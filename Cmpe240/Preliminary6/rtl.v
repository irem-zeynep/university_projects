==> flow/design.v <==
module controller(clear, load, reset, clock);
output reg[0:0] clear;
output reg[0:0] load;
input wire reset;
input wire clock;
reg[0:0] current_state;
reg[0:0] next_state;
parameter S0 = 1'b0,
		  S1 = 1'b1;
initial begin
	current_state <= S0;
end
always @(reset, current_state) begin
	case(current_state)
		S0: begin
			if(reset == 0) begin
				next_state <= S1;
			end
			else begin
				next_state <= S0;
			end
		end
		S1: begin
			if(reset == 0) begin
				next_state <= S1;
			end
			else begin
				next_state <= S0;
			end
		end
	endcase
end
always @(reset, current_state) begin
	case(current_state)
		S0: begin
			clear <= 1'b1;
			load <= 1'b0;
		end
		S1: begin
			clear <= 1'b0;
			load <= 1'b1;
		end
	endcase
end	
always @(posedge clock) begin
    current_state <= next_state; 
end
endmodule
module datapath(min, max, data, clear, load, clock);
output reg signed[0:31] min;
output reg signed[0:31] max;
input wire signed[0:31] data;
input wire clear;
input wire load;
input wire clock;
always @(posedge clock) begin
	if (clear == 0 && load == 1) begin
		if (data > max) max <= data;	
		if (data < min) min <= data;
	end
	if(clear == 1) begin
		max <= -32'd2147483648;
		min <= 32'd2147483647;	
	end
end
endmodule
module rtl(max, min, reset, data, clock);
output wire signed[0:31] max;
output wire signed[0:31] min;
wire clear;
wire load;
input wire signed[0:31] data;
input wire[0:0] reset;
input wire clock;
controller ctrl(clear, load, reset, clock);
datapath dp(min, max, data, clear, load, clock);
endmodule
## From RTL to reports: rtl

What the tools print for rtl, step after step.
Lines are those of the file above, counted from 1.
Operators carry their Yosys type and port widths (W data, S select, Z words).
Cell names lack the library's common part.
The mark -- stands for no value.

| inputs | value |
|---|---|
| design top | rtl |
| clock input | clock |
| library | sky130hd |
| timing corner | tt_025C_1v80 |

## Elaborated design

Yosys after proc, flatten, opt, wreduce and memory -nomap, before mapping. Enables and synchronous resets that opt folds into registers are not counted as muxes. Memory bits, and registers merged into a memory's read port (data or address), are not among the register bits. Print and check cells are not counted. Equal cells are merged and count once.

| storage and ports | value |
|---|---|
| output and inout port bits | 64 |
| bits of input ports | 34 |
| cells after elaboration | 13 |
| flip-flop bits (word level) | 65 |

| operators by class | value |
|---|---|
| mux-type cells | 3 |
| bitwise logic cells | 2 |
| reductions and logical operators | 3 |
| order comparisons | 2 |

Operator list:

| operator | number |
|---|---|
| $gt A32 B32 Y1 | 1 |
| $lt A32 B32 Y1 | 1 |
| $reduce_and A2 Y1 | 2 |
| $pmux W1 S2 | 2 |
| $not A1 Y1 | 2 |
| $logic_and A1 B1 Y1 | 1 |
| $mux W1 | 1 |

## Depth

Depth = most cells in a row (Yosys ltp): at word level without a register or memory, in the mapped netlist without a sequential cell, where the memories' decode and read muxes count.

| logic depth | value |
|---|---|
| depth in word-level cells | 5 |
| ABC_AREA | 0 |
| gate-level depth with buffers | 10 |
| gate-level depth less buffers | 9 |

## After synthesis

Yosys stat after the flow's synthesis: flattened, memories mapped to cells. It holds for the ABC_AREA given above (unset counts as 0); a run with the other value may have another netlist.

| mapped netlist | value |
|---|---|
| buffer cells | 19 |
| sequential area | 1,301.2 µm² |
| chip area (Yosys) | 3,886.2 µm² |
| mapped flip-flops | 65 |
| mapped cells | 450 |

Cell types:

| cell type | number | total area (µm²) |
|---|---|---|
| dfxtp_1 | 65 | 1.3E+03 |
| ha_1 | 63 | 788.256 |
| a221o_1 | 31 | 310.298 |
| inv_1 | 69 | 258.998 |
| o211ai_1 | 32 | 240.23 |
| nand2_1 | 48 | 180.173 |
| a21oi_1 | 26 | 130.125 |
| nor2_1 | 34 | 127.622 |
| buf_6 | 6 | 67.565 |
| nand4_1 | 10 | 62.56 |
| nand3_1 | 11 | 55.053 |
| o21ai_0 | 10 | 50.048 |
| clkbuf_1 | 10 | 37.536 |
| a221oi_1 | 3 | 26.275 |
| nor2b_1 | 4 | 25.024 |
| nor4_1 | 4 | 25.024 |
| a211oi_1 | 3 | 22.522 |
| a21o_1 | 3 | 22.522 |

Other cell types: 15; their cells: 18.
By module: a second synthesis without flattening, with its own total; a netlist apart from the flattened one above.

| second synthesis, totals | value |
|---|---|
| cell total of the unflattened synthesis | 453 |
| area (unflattened synthesis) | 3,860.0 µm² |

Rows give one instance, submodules left out.

Modules:

| module | cells | instances | area (µm²) | sequential area (µm²) |
|---|---|---|---|---|
| datapath | 450 | 1 | 3,832.4 | 1,281.2 |
| controller | 3 | 1 | 27.5 | 20.0 |
| rtl | 0 | 1 | 0.0 | 0.0 |

## Timing after synthesis

Path of least setup slack by OpenSTA after synthesis, without wires, with an ideal clock, recovery checks aside; 20% of the period is set as input and as output delay. Where synthesis merged equal registers, the netlist keeps one of their names.

| path post-synthesis | value |
|---|---|
| path kind | input port to flip-flop |
| from | in data[6] |
| to | reg dp.max[10] |
| external input delay | 0.926 ns |
| slack | 1.689 ns |
| arrival | 2.819 ns |
| buffers on the path | 1 |
| time at the first pin | 0.926 ns |
| clock period | 4.63 ns |
| required time | 4.508 ns |
| driving pins on the path | 9 |
| path delay | 2.015 ns |
| library setup time | 0.122 ns |
| period reached after synthesis | 2.941 ns |

"path delay" = arrival - input delay + setup time.
"driving pins on the path": output pins that drive a net of the path, with the launching flip-flop's if there is one; two outputs of one cell count as two.
"period reached after synthesis" = period - worst setup slack (recovery checks aside). The figure is calculated, with input and output delays left at 20% of the set period.
The rows between start and end are the longest chain of elaborated cells between them; the timing report does not say that the signal goes this way. Where chains are equally long, one stands for them.
Each line given opens the expression or statement behind the cell; cells for indexed reads and writes are added by Yosys, which also makes memories of some case tables.

| on the way, post-synthesis | value |
|---|---|
| cell sequence | ha_1 -> a21o_1 -> nand3_1 -> a21oi_1 -> or4_4 -> a32oi_2 -> buf_6 -> nor2_1 -> a221o_1 |
| length of the longest elaborated chain | 2 |
| elaborated cells on any way between the ends | 2 |
| RTL lines with such cells | 1 |
| classes of those cells | compare (1); reduce/logical (1) |

Ends and longest elaborated chain, post-synthesis:

| element | RTL line | text |
|---|---|---|
| start: declaration | 72 | `input wire signed[0:31] data;` |
| $gt A32 B32 Y1 | 58 | `if (data > max) max <= data;` |
| $reduce_and A2 Y1 | -- |  |
| end: assignment | 58 |  |
| end: assignment | 62 | `max <= -32'd2147483648;` |
| end: declaration | 51 | `output reg signed[0:31] max;` |

## Path in the finished layout

Path of least setup slack in the final report of flow run 2 (OpenROAD, finished layout, wires in). Where an end is a register, its clock arrival counts in the times.

| path post-layout | value |
|---|---|
| path kind | input port to flip-flop |
| from | in data[0] |
| to | reg dp.max[6] |
| slack | 0.62 ns |
| clock period | 4.14 ns |
| arrival | 3.73 ns |
| time at the first pin | 0.83 ns |
| buffers on the path | 1 |
| driving pins on the path | 8 |
| required time | 4.35 ns |
| library setup time | 0.11 ns |
| external input delay | 0.83 ns |

The rows between start and end are the longest chain of elaborated cells between them; the timing report does not say that the signal goes this way. Where chains are equally long, one stands for them.

| on the way, post-layout | value |
|---|---|
| cell sequence | clkdlybuf4s50_1 -> ha_1 -> nand4_1 -> a2111oi_0 -> or4_4 -> mux2i_2 -> nand2_2 -> a221o_1 |
| length of the longest elaborated chain | 2 |
| elaborated cells on any way between the ends | 2 |
| RTL lines with such cells | 1 |
| classes of those cells | compare (1); reduce/logical (1) |

Ends and longest elaborated chain, post-layout:

| element | RTL line | text |
|---|---|---|
| start: declaration | 72 | `input wire signed[0:31] data;` |
| $gt A32 B32 Y1 | 58 | `if (data > max) max <= data;` |
| $reduce_and A2 Y1 | -- |  |
| end: assignment | 58 |  |
| end: assignment | 62 | `max <= -32'd2147483648;` |
| end: declaration | 51 | `output reg signed[0:31] max;` |

Measured results for rtl: 2 stored runs of the Yosys and OpenROAD flow on sky130hd. The settings differ; the order carries no meaning. The constraints put input and output delay at 20% of the set period each and load the outputs with 0.01 pF.
"achieved period" is the run's clock period less its worst setup slack. It is reckoned from that one timing run; input and output delays stay at 20% of the period that was set.
"total power after layout": no workload was simulated; the value follows from the tool's default switching activity.
A setting shown as -- is not set for that run.
Among the results, -- means that no value is shown for the run.

| stored run | period_ns | CORE_UTILIZATION | SETUP_SLACK_MARGIN | PLACE_DENSITY | CORE_ASPECT_RATIO | CORE_MARGIN | CELL_PAD_IN_SITES_GLOBAL_PLACEMENT | CTS_CLUSTER_SIZE | MIN_ROUTING_LAYER | MAX_ROUTING_LAYER | CAP_MARGIN | SLEW_MARGIN | GPL_TIMING_DRIVEN | setup total negative slack (ns) | die footprint (µm²) | standard-cell area after routing (µm²) | utilization after layout | total power after layout (mW) | setup slack of the worst path (ns) | achieved period (ns) | synthesis area (µm²) | worst hold slack after layout (ns) |
|---|---|---|---|---|---|---|---|---|---|---|---|---|---|---|---|---|---|---|---|---|---|---|
| flow run 1 | 1.96 | 50 | -0.08 | 0.44 | 1.12 | 9 | 0 | 79 | met2 | met5 | 20 | 20 | -- | -- | -- | -- | -- | -- | -- | -- | -- | -- |
| flow run 2 | 4.14 | 31 | -- | 0.57 | 0.77 | 3 | -- | -- | -- | -- | 20 | 25 | 1 | 0.000 | 13,927.3 | 5,335.1 | 0.441 | 3.011 | 0.622 | 3.518 | 3,886.2 | 0.494 |

Flow run 1: did not finish, clock tree synthesis stopped with DPL-0033
